==> flow/design.v <==
module RegisterFile
(
	input Clock,
	input [5:0] AddressA,
	output logic [15:0] ReadDataA,
	input [15:0] WriteData,
	input WriteEnable,
	input [5:0] AddressB,
	output logic [15:0] ReadDataB
);
	logic [15:0] Registers [64];  
	always_ff @(posedge Clock)
	begin
		if (WriteEnable)
			Registers [AddressA] <= WriteData;  
	end
	always_comb
	begin
	ReadDataA = Registers [AddressA];  
	ReadDataB = Registers [AddressB];  
	end
endmodule
Step by step through the tools: RegisterFile --
What the tools print for RegisterFile, step after step. Lines are those of the file above, counted from 1. Not given: -
Set-up: top RegisterFile, clock port Clock, library sky130hd, corner tt_025C_1v80

Word-level counts --
Yosys after proc, flatten, opt, wreduce and memory -nomap, before mapping. Enables and synchronous resets that opt folds into registers are not counted as muxes. Memory bits, and registers merged into a memory's read port (data or address), are not among the register bits. Print and check cells are not counted. Equal cells are merged and count once. Yosys's memory passes give these memory sizes; they may raise the number of words (mostly to a power of two), join words into wider ones and drop unused or constant bits.
Storage and ports: RAM bits 1024, output and inout port bits 32, ROM bits 0, word width x clocked read ports 0, register bits after elaboration 0, bits in latches 0, bits of input ports 30, cells after elaboration 4, memory cells 1
Operators by class: equality and inequality tests 0, add/subtract/negate cells 0, bitwise gates (word level) 0, $lt $le $gt $ge 0, mux-type cells 3, divide/modulo/power cells 0, shift operators 0, multipliers 0, reductions and logical operators 0
Memory list:
- Registers | depth 64, bits a word 16, read ports 2, write ports 1, RTL line 11 | logic [15:0] Registers [64];
Operator list (number):
- 2-to-1 mux 16 bit | 1
- 2-to-1 mux 6 bit | 1
- 2-to-1 mux 1 bit | 1

Logic depth --
Longest topological path by Yosys (ltp), each cell counted once; first at word level (registers and memories cut), then after technology mapping (sequential cells cut; the memories' decode and read muxes count).
Depth: word-level depth 1, ABC_AREA 0, depth in mapped cells 11

Mapped cells and area --
The flow's flattened synthesis, as Yosys stat reports it; memories are mapped. The netlist is that of the ABC_AREA named above (0 if unset); the other value can give another one. The area totals of this step are shown rounded.
Cell types:
- sky130_fd_sc_hd__edfxtp_1 | number 1024, area in all 3.07E+04 sq um
- sky130_fd_sc_hd__mux4_2 | number 298, area in all 6.71E+03 sq um
- sky130_fd_sc_hd__mux2_2 | number 138, area in all 1553.99 sq um
- sky130_fd_sc_hd__mux2i_1 | number 146, area in all 1.46E+03 sq um
- sky130_fd_sc_hd__a221oi_1 | number 144, area in all 1261.21 sq um
- sky130_fd_sc_hd__a22oi_1 | number 77, area in all 578.054 sq um
- sky130_fd_sc_hd__nor2_1 | number 129, area in all 484.214 sq um
- sky130_fd_sc_hd__buf_2 | number 91, area in all 455.437 sq um
- sky130_fd_sc_hd__a21oi_1 | number 87, area in all 435.418 sq um
- sky130_fd_sc_hd__o21ai_0 | number 81, area in all 405.389 sq um
- sky130_fd_sc_hd__o22ai_1 | number 63, area in all 394.128 sq um
- sky130_fd_sc_hd__clkbuf_1 | number 102, area in all 382.867 sq um
- sky130_fd_sc_hd__nand2_1 | number 87, area in all 326.563 sq um
- sky130_fd_sc_hd__o221ai_1 | number 26, area in all 227.718 sq um
- sky130_fd_sc_hd__a221o_1 | number 21, area in all 210.202 sq um
- sky130_fd_sc_hd__nor2b_1 | number 29, area in all 181.424 sq um
- sky130_fd_sc_hd__buf_4 | number 24, area in all 180.173 sq um
- sky130_fd_sc_hd__a211oi_1 | number 21, area in all 157.651 sq um
Other cell types: 38; their cells: 221.
Synthesis totals: cells in the netlist 2809, flip-flops 1024, sequential part of the area 30700 sq um, chip area (Yosys) 47700 sq um, buffers 244

Timing after synthesis --
Source: OpenSTA report_checks on the synthesized netlist (no wires, ideal clock, input and output delay 20% of the period each), path of least setup slack; recovery checks are left aside. Register names are those of the netlist, which keeps one name where synthesis merged equal registers.
Timing after synthesis: path kind input-to-reg, start point in AddressA[2], end point mem Registers[15][0], path buffers 6, stages on the path 8, time at the first pin 0.616 ns, path slack -0.041 ns, period 3.08 ns, arrival 2.733 ns, delay of the path 2.506 ns, period reached after synthesis 3.121 ns
"delay of the path" = arrival - input delay + setup time. "stages on the path" counts driving pins, that of a launching flip-flop among them; a cell with two outputs on the path counts twice. "period reached after synthesis" is the clock period less the worst setup slack; recovery checks do not enter. This is arithmetic on one report: input and output delays are still those of the set period (20% each). Between the ends stands the longest chain of elaborated cells between them, by number of cells; it is not shown to be the way that was timed. Of several equally long chains one is given. Each line given opens the expression or statement behind the cell; cells for indexed reads and writes are added by Yosys, which also makes memories of some case tables.
Between the ends, after synthesis: cell sequence sky130_fd_sc_hd__buf_2 > sky130_fd_sc_hd__buf_4 > sky130_fd_sc_hd__buf_2 > sky130_fd_sc_hd__buf_4 > sky130_fd_sc_hd__buf_2 > sky130_fd_sc_hd__buf_2 > sky130_fd_sc_hd__nand3_1 > sky130_fd_sc_hd__nor2_1, length of the longest elaborated chain 1, elaborated cells on any way between the ends 1, source lines of those cells 1, classes of those cells 1 x mux
RTL lines, path after synthesis:
- start, declared | RTL line 4 | input [5:0] AddressA,
- 2-to-1 mux 6 bit | RTL line 14 | if (WriteEnable)
- end, declared | RTL line 11 | logic [15:0] Registers [64];

Timing after layout --
From the final timing report of entry A: the path of least setup slack in the routed layout; clock arrival at registers is part of the times.
Timing after layout: path kind input-to-output, start point in AddressA[1], end point out ReadDataA[10], external output delay 0.67 ns, time at the first pin 0.67 ns, path slack -0.62 ns, period 3.33 ns, path buffers 5, arrival 3.29 ns, stages on the path 10
Between the ends stands the longest chain of elaborated cells between them, by number of cells; it is not shown to be the way that was timed. Of several equally long chains one is given. The chain passes a memory read, where the word-level depth is cut; so it can be longer than that depth.
Between the ends, after layout: cell sequence sky130_fd_sc_hd__buf_16 > sky130_fd_sc_hd__buf_4 > sky130_fd_sc_hd__and2_4 > sky130_fd_sc_hd__buf_12 > sky130_fd_sc_hd__a22o_1 > sky130_fd_sc_hd__a222oi_1 > sky130_fd_sc_hd__buf_4 > sky130_fd_sc_hd__o21ai_2 > sky130_fd_sc_hd__or4_4 > sky130_fd_sc_hd__buf_6, length of the longest elaborated chain 1, elaborated cells on any way between the ends 1, source lines of those cells 1, classes of those cells 1 x memory
RTL lines, path after layout:
- start, declared | RTL line 4 | input [5:0] AddressA,
- memory (64 x 16 bit) | RTL line 11 | logic [15:0] Registers [64];
- end, declared | RTL line 5 | output logic [15:0] ReadDataA,

# Flow runs of RegisterFile

Below are 2 stored runs of the flow (Yosys, OpenROAD; platform sky130hd) on RegisterFile, each with its settings and what was measured, unordered. Constraints: input delay and output delay 20% of the set period each, output load 0.01 pF.
"achieved clock period": clock period set for the run, less the worst setup slack. It is reckoned from that one timing run; input and output delays stay at 20% of the period that was set.
By "worst setup path time" is meant the share of the clock period that the worst setup path is allowed (20% is reserved at inputs, 20% at outputs), minus its slack. Clock arrival times at its registers enter into it.
The results are shown rounded.

* Entry A | settings: period_ns 3.33; SETUP_SLACK_MARGIN 0.24; CAP_MARGIN 20; CORE_MARGIN 2; CORE_UTILIZATION 40; SLEW_MARGIN 20 | results: worst slack on setup checks -0.621 ns; achieved clock period 3.951 ns; worst setup path time 2.62 ns; critical path type input-to-output; total negative slack -9.05 ns; mapped cell area after synthesis 47700 sq um; utilization after routing 54.5%; full die area 122000 sq um
* Entry B | settings: period_ns 4.57; CORE_UTILIZATION 30; PLACE_DENSITY_LB_ADDON 0.01; GPL_TIMING_DRIVEN 1; GPL_ROUTABILITY_DRIVEN 0; CAP_MARGIN 35; SLEW_MARGIN 40; MAX_ROUTING_LAYER met5; CORE_MARGIN 2 | results: worst slack on setup checks -0.024 ns; achieved clock period 4.594 ns; worst setup path time 2.77 ns; critical path type input-to-output; total negative slack -0.046 ns; mapped cell area after synthesis 47700 sq um; utilization after routing 39.1%; full die area 162000 sq um

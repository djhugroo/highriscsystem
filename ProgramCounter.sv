==> flow/design.v <==
module ProgramCounter
(
	input Clock, Reset,
	input [15:0] LoadValue,
	input LoadEnable,
	input signed [8:0] Offset,
	input OffsetEnable,
	output logic signed [15:0]CounterValue
);
	logic [15:0] nextCounterValue;  
	always_ff @(posedge Clock)
	begin
		CounterValue <= nextCounterValue;  
	end
	always_comb
	begin
		if (Reset)
			nextCounterValue = '0;  
			else if (LoadEnable)
				nextCounterValue = LoadValue;  
				else if (OffsetEnable)
					nextCounterValue = CounterValue + Offset;  
					else
						nextCounterValue = CounterValue + 1;  
	end
endmodule
### Step by step through the tools: ProgramCounter

The steps from the RTL of ProgramCounter to its reports follow in flow order.
Line numbers count from 1 in the design file above.
Not given: n/a

| inputs | value |
|---|---|
| top | ProgramCounter |
| clock input | Clock |
| standard-cell library | sky130hd |
| library corner | tt_025C_1v80 |

### Word-level counts

Yosys after proc, flatten, opt, wreduce and memory -nomap, before mapping. Enables and synchronous resets that opt folds into registers are not counted as muxes. Memory bits, and registers merged into a memory's read port (data or address), are not among the register bits. Print and check cells are not counted. Equal cells are merged and count once.

| word-level totals | value |
|---|---|
| cells after elaboration | 5 |
| bits in registers | 16 |

| cells by class | value |
|---|---|
| mux-type cells | 2 |
| $add $sub $neg | 2 |

Operator list:

| cell | number |
|---|---|
| 16-bit two-way mux | 2 |
| 16-bit by 2-bit adder with 16-bit output with constant B | 1 |
| 16-bit by 9-bit adder with 16-bit output | 1 |

### Depth

Yosys ltp: most cells in a row. Word level: on the elaborated netlist, between registers, memories and ports. Mapped: between sequential cells and ports; inverters and the memories' decode and read muxes count.

| logic depth | value |
|---|---|
| word-level depth | 3 |
| ABC_AREA | 0 |
| mapped depth | 10 |
| gate-level depth less buffers | 9 |

### Synthesis result

Source: synth_stat.txt of the flow (Yosys; design flattened, memories mapped). It holds for the ABC_AREA given above (unset counts as 0); a run with the other value may have another netlist.

Cell types:

| type | number |
|---|---|
| sky130_fd_sc_hd__dfxtp_1 | 16 |
| sky130_fd_sc_hd__nand2_1 | 27 |
| sky130_fd_sc_hd__ha_1 | 8 |
| sky130_fd_sc_hd__and2_1 | 11 |
| sky130_fd_sc_hd__a21oi_1 | 13 |
| sky130_fd_sc_hd__xnor2_1 | 7 |
| sky130_fd_sc_hd__nor2_1 | 16 |
| sky130_fd_sc_hd__mux2i_1 | 5 |
| sky130_fd_sc_hd__nand3_1 | 8 |
| sky130_fd_sc_hd__nor3_1 | 8 |
| sky130_fd_sc_hd__xor2_1 | 4 |
| sky130_fd_sc_hd__buf_2 | 6 |
| sky130_fd_sc_hd__nor4b_1 | 3 |
| sky130_fd_sc_hd__a211oi_1 | 3 |
| sky130_fd_sc_hd__o211ai_1 | 3 |
| sky130_fd_sc_hd__or4_1 | 3 |
| sky130_fd_sc_hd__fa_1 | 1 |
| sky130_fd_sc_hd__clkbuf_1 | 5 |

Other cell types: 26; their cells: 40.

| mapped netlist | value |
|---|---|
| chip area (Yosys) | 1405.1 um2 |
| sequential part of the area | 320.3 um2 |
| buffers | 12 |
| flip-flop cells | 16 |
| cell count | 187 |

### Timing after synthesis

Source: OpenSTA report_checks on the synthesized netlist (no wires, ideal clock, input and output delay 20% of the period each), path of least setup slack; recovery checks are left aside. Register names are those of the netlist, which keeps one name where synthesis merged equal registers.

| timing path post-synthesis | value |
|---|---|
| path kind | input -> register |
| start | in OffsetEnable |
| end | reg CounterValue[10] |
| setup slack | 0.670 ns |
| external input delay | 0.692 ns |
| path delay | 2.098 ns |
| stages on the path | 10 |
| data required time | 3.340 ns |
| period | 3.46 ns |
| setup time | 0.120 ns |
| arrival | 2.670 ns |
| synthesis period reached | 2.79 ns |

"path delay" is the arrival time less input delay plus setup time.
"stages on the path" counts driving pins, that of a launching flip-flop among them; a cell with two outputs on the path counts twice.
"synthesis period reached" = period - worst setup slack (recovery checks aside). The figure is calculated, with input and output delays left at 20% of the set period.
Between the ends stands the longest chain of elaborated cells between them, by number of cells; it is not shown to be the way that was timed. Of several equally long chains one is given.
Each line given opens the expression or statement behind the cell; cells for indexed reads and writes are added by Yosys, which also makes memories of some case tables.

| on the way, post-synthesis | value |
|---|---|
| cell sequence | sky130_fd_sc_hd__buf_2 -> sky130_fd_sc_hd__nand2b_1 -> sky130_fd_sc_hd__ha_1 -> sky130_fd_sc_hd__fa_1 -> sky130_fd_sc_hd__a21o_1 -> sky130_fd_sc_hd__a221oi_2 -> sky130_fd_sc_hd__o21ai_2 -> sky130_fd_sc_hd__mux2i_1 -> sky130_fd_sc_hd__nor4b_1 -> sky130_fd_sc_hd__a211o_1 |
| cells in the longest elaborated chain | 2 |

RTL lines, path post-synthesis:

| item | RTL line | RTL |
|---|---|---|
| start, declared | 7 | `input OffsetEnable,` |
| 16-bit two-way mux | 21 | `else if (OffsetEnable)` |
| 16-bit two-way mux | 19 | `else if (LoadEnable)` |
| end, assigned | 13 | `CounterValue <= nextCounterValue;` |
| end, declared | 8 | `output logic signed [15:0]CounterValue` |

### Worst path after layout

From the final timing report of entry A: the path of least setup slack in the routed layout; clock arrival at registers is part of the times.

| timing path post-layout | value |
|---|---|
| path kind | input -> register |
| start | in OffsetEnable |
| end | reg CounterValue[10] |
| setup time | 0.09 ns |
| setup slack | 1.74 ns |
| stages on the path | 10 |
| external input delay | 1.07 ns |
| arrival | 3.84 ns |
| data required time | 5.58 ns |
| period | 5.37 ns |

Between the ends stands the longest chain of elaborated cells between them, by number of cells; it is not shown to be the way that was timed. Of several equally long chains one is given.

| on the way, post-layout | value |
|---|---|
| cell sequence | sky130_fd_sc_hd__clkdlybuf4s50_1 -> sky130_fd_sc_hd__nand2b_1 -> sky130_fd_sc_hd__ha_1 -> sky130_fd_sc_hd__fa_1 -> sky130_fd_sc_hd__a21o_1 -> sky130_fd_sc_hd__a221oi_2 -> sky130_fd_sc_hd__o21ai_2 -> sky130_fd_sc_hd__mux2i_1 -> sky130_fd_sc_hd__nor4b_1 -> sky130_fd_sc_hd__a211o_1 |
| cells in the longest elaborated chain | 2 |

RTL lines, path post-layout:

| item | RTL line | RTL |
|---|---|---|
| start, declared | 7 | `input OffsetEnable,` |
| 16-bit two-way mux | 21 | `else if (OffsetEnable)` |
| 16-bit two-way mux | 19 | `else if (LoadEnable)` |
| end, assigned | 13 | `CounterValue <= nextCounterValue;` |
| end, declared | 8 | `output logic signed [15:0]CounterValue` |

FLOW RESULTS
============

Module ProgramCounter, platform sky130hd: 2 stored runs of the flow (Yosys, OpenROAD) with differing settings, in no particular order. Input and output delays are each 20% of the period that was set; the output load is 0.01 pF.
"clock period achieved": clock period set for the run, less the worst setup slack. It is reckoned from that one timing run; input and output delays stay at 20% of the period that was set.
By "power consumption" is meant OpenSTA's value without simulated activity: inputs other than the clock are taken to toggle once in ten clock periods, and the tool carries that through the logic.

#### Entry A

| setting | value |
|---|---|
| period_ns | `5.37` |
| CAP_MARGIN | `20` |
| CORE_MARGIN | `2` |
| CORE_UTILIZATION | `40` |
| SLEW_MARGIN | `20` |

| result | value |
|---|---|
| chip area after synthesis (Yosys) | 1405.1 um2 |
| die area | 4003.1 um2 |
| area of the standard cells in the finished layout | 1886.8 um2 |
| post-route utilization | 56.1% |
| setup slack of the worst path | 1.738 ns |
| final setup TNS | 0.000 ns |
| smallest hold slack | 0.648 ns |
| power consumption | 0.3749 mW |
| clock period achieved | 3.632 ns |

#### Entry B

| setting | value |
|---|---|
| period_ns | `5.55` |
| CORE_UTILIZATION | `41` |
| PLACE_DENSITY_LB_ADDON | `0.04` |
| CORE_ASPECT_RATIO | `0.7` |
| CORE_MARGIN | `3` |
| CELL_PAD_IN_SITES_GLOBAL_PLACEMENT | `3` |
| ABC_AREA | `1` |
| GPL_TIMING_DRIVEN | `0` |
| GPL_ROUTABILITY_DRIVEN | `0` |
| CTS_CLUSTER_SIZE | `90` |
| CTS_CLUSTER_DIAMETER | `139` |
| SLEW_MARGIN | `5` |
| MIN_ROUTING_LAYER | `met1` |
| CAP_MARGIN | `20` |

Stopped before the end: placement reported FLW-0024.
